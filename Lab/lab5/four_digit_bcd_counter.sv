==> flow/design.v <==
`timescale 1ns / 1ps
module multi_digit_displayer(
    input logic clk,
    input logic [15:0] sw,
    output logic [0:6] seg,  
    output logic [3:0] an
);
    reg [1:0] active_digit = 0;
    integer refresh_counter = 0;
    wire [0:6] seg0, seg1, seg2, seg3;
    bcd_to_7_segment converter0(clk, sw[3:0], seg0);
    bcd_to_7_segment converter1(clk, sw[7:4], seg1);
    bcd_to_7_segment converter2(clk, sw[11:8], seg2);
    bcd_to_7_segment converter3(clk, sw[15:12], seg3);
    always @(posedge clk) begin
        refresh_counter <= refresh_counter + 1;
        if (refresh_counter == 250000) begin
            refresh_counter <= 0;
            active_digit <= active_digit + 1;
            if (active_digit == 3) active_digit <= 0;
        end
    end
    always @(*) begin
        case (active_digit)
            2'b00: begin
                seg = seg0;
                an = 4'b1110;
            end
            2'b01: begin
                seg = seg1;
                an = 4'b1101;
            end
            2'b10: begin
                seg = seg2;
                an = 4'b1011;
            end
            2'b11: begin
                seg = seg3;
                an = 4'b0111;
            end
        endcase
    end
endmodule
`timescale 1ns / 1ps
module four_digit_bcd_counter(
      input logic clk,
      input logic [15:0] sw,
      input logic btnU, 
      input logic btnL, 
      output logic [0:6] seg,
      output logic [3:0] an
    );
    reg [15:0] cnt;
    integer a = 0;
    multi_digit_displayer mdt(clk, cnt, seg, an);
    always_ff @(posedge clk) begin
        a = a + 1;
        if (a > 50000000) begin
            cnt <= cnt  + 1;
            if (btnU) begin
                cnt <= 16'b0000000000000000;
            end else if (btnL) begin
                cnt <= sw;
            end else if (cnt[15:0] == 16'b1001100110011001) begin
                cnt[15:0] <= 0;
            end else if (cnt[11:0] == 12'b100110011001) begin
                cnt[11:0] <= 12'b000000000000;
                cnt[15:12] <= cnt[15:12] + 1;
            end else if (cnt[7:0] == 8'b10011001) begin
                cnt[7:0] <= 8'b00000000;
                cnt[11:8] <= cnt[11:8] + 1;
            end else if (cnt[3:0] == 4'b1001) begin
                cnt[3:0] <= 4'b0000;
                cnt[7:4] <= cnt[7:4] + 1;                                                                                                                                                                                                                                                                                                                                                                                                                                                                                                                                                                                                                  
            end else begin
                cnt[3:0] <= cnt[3:0] + 1;
            end
            a = 0;
        end
    end
endmodule
`timescale 1ns / 1ps
module bcd_to_7_segment(
    input logic clk,
    input logic [3:0] bcd,
    output logic [0:6] seg 
);
    always @(posedge clk) begin
        case(bcd)
        4'b0000: seg = 7'b0000001;  
        4'b0001: seg = 7'b1001111;  
        4'b0010: seg = 7'b0010010;  
        4'b0011: seg = 7'b0000110;  
        4'b0100: seg = 7'b1001100;  
        4'b0101: seg = 7'b0100100;  
        4'b0110: seg = 7'b0100000;  
        4'b0111: seg = 7'b0001111;  
        4'b1000: seg = 7'b0000000;  
        4'b1001: seg = 7'b0000100;  
        4'b1010: seg = 7'b0001000;  
        4'b1011: seg = 7'b1100000;  
        4'b1100: seg = 7'b0110001;  
        4'b1101: seg = 7'b1000010;  
        4'b1110: seg = 7'b0110000;  
        4'b1111: seg = 7'b0111000;  
        default: seg = 7'b1111111;
        endcase
    end
endmodule
* From RTL to reports: four_digit_bcd_counter
Tool output for the design above, in the order of the flow.
Line numbers count from 1 in the design file above.
Library cell names are shortened.
The mark -- stands for no value.
- Top module :: four_digit_bcd_counter
- Clock input :: clk
- Library :: sky130hd
- Library corner :: tt_025C_1v80

* Elaborated design
Source: Yosys, flattened and elaborated, memories not mapped. Widths are those after wreduce; folded enables and synchronous resets count as part of the registers. Registers that Yosys merges into a memory's read port (data or address) are not register bits. Print and check cells do not count. Equal cells are merged and count once.
Memory sizes are those after Yosys's memory passes, which may raise the word count (mostly to a power of two), join words into wider ones and drop unused or constant bits.
- Muxes and demuxes :: 19
- Order comparisons :: 1
- Div/mod/pow operators :: 0
- Equal/unequal tests :: 8
- Shift-type cells :: 0
- Add/sub/neg operators :: 8
- Multiply operators :: 0
- Bitwise gates (word level) :: 0
- Reduce/logical cells :: 1
** Operator list (count)
- 4-bit two-way mux :: 17
- 32-bit by 2-bit adder with 32-bit output with constant B :: 2
- 32-bit by 19-bit equality test with 1-bit output with constant B :: 1
- 32-bit by 27-bit > comparator with 1-bit output with constant B :: 1
- 7-bit case mux with 4-bit select :: 1
- 16-bit by 1-bit adder with 16-bit output with constant B :: 1
- 16-bit equality test with constant B :: 1
- 4-bit by 1-bit adder with 4-bit output with constant B :: 4
- 4-bit case mux with 4-bit select :: 1
- 12-bit equality test with constant B :: 1
- 8-bit equality test with constant B :: 1
- 2-bit equality test with constant B :: 2
- 4-bit equality test with constant B :: 1
- 2-bit by 1-bit adder with 2-bit output with constant B :: 1
- 2-bit by 1-bit equality test with 1-bit output with constant B :: 1
- 2-bit logical NOT :: 1
- Elaborated cells :: 48
- Memories :: 4
- ROM bits :: 448
- Flip-flop bits (word level) :: 82
- Output and inout bits :: 11
- Bits in latches :: 0
- Input port bits :: 19
- Word width x clocked read ports :: 28
- RAM bits :: 0
** Memory list
- (no name shown) :: words 16, bits a word 7, rd ports 1, wr ports 0, RTL line 89 : case(bcd)
- (no name shown) :: words 16, bits a word 7, rd ports 1, wr ports 0, RTL line 89
- (no name shown) :: words 16, bits a word 7, rd ports 1, wr ports 0, RTL line 89
- (no name shown) :: words 16, bits a word 7, rd ports 1, wr ports 0, RTL line 89

* Depth
Longest topological path by Yosys (ltp), each cell counted once; first at word level (registers and memories cut), then after technology mapping (sequential cells cut; the memories' decode and read muxes count).
- Depth in word-level cells :: 6
- ABC_AREA :: 0
- Gate-level depth with buffers :: 11
- Depth with buffers taken out :: 10

* Netlist
Source: synth_stat.txt of the flow (Yosys; design flattened, memories mapped). It holds for the ABC_AREA given above (unset counts as 0); a run with the other value may have another netlist.
The area totals of this step are shown rounded.
** Cells by type
- dfxtp_1 :: count 92, total area 1.84E+03 sq um
- edfxtp_1 :: count 18, total area 540.518 sq um
- xnor2_1 :: count 48, total area 420.403 sq um
- ha_1 :: count 32, total area 400.384 sq um
- nor2_1 :: count 104, total area 390.374 sq um
- nand2_1 :: count 62, total area 232.723 sq um
- xor2_1 :: count 23, total area 201.443 sq um
- nand3_1 :: count 26, total area 130.125 sq um
- a21oi_1 :: count 25, total area 125.12 sq um
- o21ai_0 :: count 25, total area 125.12 sq um
- nand4_1 :: count 19, total area 118.864 sq um
- inv_1 :: count 29, total area 108.854 sq um
- a22oi_1 :: count 11, total area 82.579 sq um
- mux2i_1 :: count 8, total area 80.077 sq um
- nor2b_1 :: count 12, total area 75.072 sq um
- clkbuf_1 :: count 19, total area 71.318 sq um
- a222oi_1 :: count 7, total area 70.067 sq um
- nor4_1 :: count 10, total area 62.56 sq um
Not listed: further types 47, cells in them 114.
- Mapped flip-flops :: 110
- Cell area after synthesis :: 6020 sq um
- Sequential area :: 2380 sq um
- Cells in the netlist :: 684
- Buffer cells :: 29
The figures by module come from a second, unflattened synthesis with its own total; it is not the netlist above.
- Cell total of the unflattened synthesis :: 771
- Area total of the unflattened synthesis :: 6900 sq um
Each row is one instance without its submodules.
** By module
- four_digit_bcd_counter :: seq. area 1120 sq um, cells 425, instances 1, area 3540 sq um
- multi_digit_displayer :: seq. area 701 sq um, cells 190, instances 1, area 1700 sq um
- bcd_to_7_segment :: seq. area 140 sq um, cells 39, instances 4, area 414 sq um

* Worst setup path after synthesis
OpenSTA on the mapped netlist: ideal clock, no wires. The path of least setup slack (recovery checks aside). Input and output delay are each 20% of the period. Register names are those of the netlist, which keeps one name where synthesis merged equal registers.
- Path kind :: reg2reg
- From :: register a[0]
- To :: register cnt[0]
- Slack :: 1.183 ns
- Data arrival time :: 2.354 ns
- Driving pins on the path :: 10
- Delay of the path :: 2.667 ns
- Path buffers :: 1
- Data required time :: 3.537 ns
- Clock period :: 3.85 ns
- Setup time :: 0.313 ns
- Launch time at the first pin :: 0.000 ns
- Synthesis period reached :: 2.667 ns
"delay of the path" = arrival - input delay + setup time.
"driving pins on the path" counts driving pins, that of a launching flip-flop among them; a cell with two outputs on the path counts twice.
"synthesis period reached" is the clock period less the worst setup slack; recovery checks do not enter. This is arithmetic on one report: input and output delays are still those of the set period (20% each).
The rows between start and end are the longest chain of elaborated cells between them; the timing report does not say that the signal goes this way. Where chains are equally long, one stands for them.
A line is the first line of the expression or statement that the cell stems from. Yosys adds cells for indexed reads and writes and turns some case tables into memories.
A register here has more assigning lines than the two given.
- Cell sequence :: dfxtp_1 ha_1 nand4_1 nor4_1 nand3_1 mux2i_1 o211a_1 a31oi_1 a21boi_4 buf_6
- Length of the longest elaborated chain :: 2
- Elaborated cells between the ends (all ways) :: 2
- Source lines of those cells :: 2
- Those cells by class :: add/sub (1); compare (1)
** RTL lines, path post-synthesis
- start, declared :: RTL line 54 : integer a = 0;
- start, assigned :: RTL line 57 : a = a + 1;
- start, assigned :: RTL line 78 : a = 0;
- 32-bit by 2-bit adder with 32-bit output :: RTL line 57
- 32-bit by 27-bit > comparator with 1-bit output :: RTL line 58 : if (a > 50000000) begin
- end, assigned :: RTL line 59 : cnt <= cnt  + 1;
- end, assigned :: RTL line 63 : cnt <= sw;
- end, declared :: RTL line 53 : reg [15:0] cnt;

* Worst path after layout
Path of least setup slack in the final report of flow run A (OpenROAD, finished layout, wires in). Where an end is a register, its clock arrival counts in the times.
- Path kind :: reg2reg
- From :: register a[1]
- To :: register cnt[9]
- Driving pins on the path :: 11
- Setup time :: 0.28 ns
- Launch time at the first pin :: 0.36 ns
- Path buffers :: 2
- Data arrival time :: 2.56 ns
- Clock period :: 2.08 ns
- Slack :: -0.41 ns
- Data required time :: 2.15 ns
The rows between start and end are the longest chain of elaborated cells between them; the timing report does not say that the signal goes this way. Where chains are equally long, one stands for them.
A register here has more assigning lines than the two given.
- Cell sequence :: dfxtp_4 ha_4 nand4_1 nor4_4 buf_4 nand4b_1 xor2_1 o211a_1 a31oi_2 a21boi_4 buf_12
- Length of the longest elaborated chain :: 2
- Elaborated cells between the ends (all ways) :: 2
- Source lines of those cells :: 2
- Those cells by class :: add/sub (1); compare (1)
** RTL lines, path after layout
- start, declared :: RTL line 54 : integer a = 0;
- start, assigned :: RTL line 57 : a = a + 1;
- start, assigned :: RTL line 78 : a = 0;
- 32-bit by 2-bit adder with 32-bit output :: RTL line 57
- 32-bit by 27-bit > comparator with 1-bit output :: RTL line 58 : if (a > 50000000) begin
- end, assigned :: RTL line 59 : cnt <= cnt  + 1;
- end, assigned :: RTL line 63 : cnt <= sw;
- end, declared :: RTL line 53 : reg [15:0] cnt;

Data sheet: physical implementation of four_digit_bcd_counter

Measured data: module four_digit_bcd_counter, platform sky130hd, 2 stored runs of the flow under differing settings, order arbitrary. Input and output delays are each 20% of the period that was set; the output load is 0.01 pF.
"clock period achieved" means the clock period less the worst setup slack. The figure is calculated, with input and output delays left at 20% of the set period.
By "critical setup path time" is meant the share of the clock period that the worst setup path is allowed (20% is reserved at inputs, 20% at outputs), minus its slack. Clock arrival times at its registers enter into it.
"power consumption" is the tool's figure for a default switching activity; nothing was simulated.
The results are shown rounded.

** Flow run A
- Settings :: period_ns=2.08; CAP_MARGIN=20; CORE_MARGIN=2; CORE_UTILIZATION=40; SLEW_MARGIN=20
- Standard-cell area after routing :: 8280 sq um
- Lowest setup slack :: -0.408 ns
- Clock period achieved :: 2.488 ns
- Mapped cell area after synthesis :: 6020 sq um
- Critical setup path time :: 2.49 ns
- Worst setup path type :: reg2reg
- Worst-case hold slack :: 0.447 ns
- Power consumption :: 4030 µW
- Summed negative setup slack :: -17.2 ns
- Area of the die :: 16000 sq um
- Utilization :: 56.5%

** Flow run B
- Settings :: period_ns=1.79; CORE_UTILIZATION=16; SETUP_SLACK_MARGIN=0.31; PLACE_DENSITY_LB_ADDON=0.22; HOLD_SLACK_MARGIN=0.15; CORE_MARGIN=2; CELL_PAD_IN_SITES_DETAIL_PLACEMENT=0; ABC_AREA=0; CAP_MARGIN=25; SLEW_MARGIN=30
- Clock period achieved :: 2.547 ns
- Lowest setup slack :: -0.757 ns
- Worst-case hold slack :: 0.459 ns
- Summed negative setup slack :: -35.9 ns
- Standard-cell area after routing :: 10400 sq um
- Critical setup path time :: 2.55 ns
- Worst setup path type :: reg2reg
- Utilization :: 27.8%
- Power consumption :: 4680 µW
- Mapped cell area after synthesis :: 6020 sq um
- Area of the die :: 39200 sq um
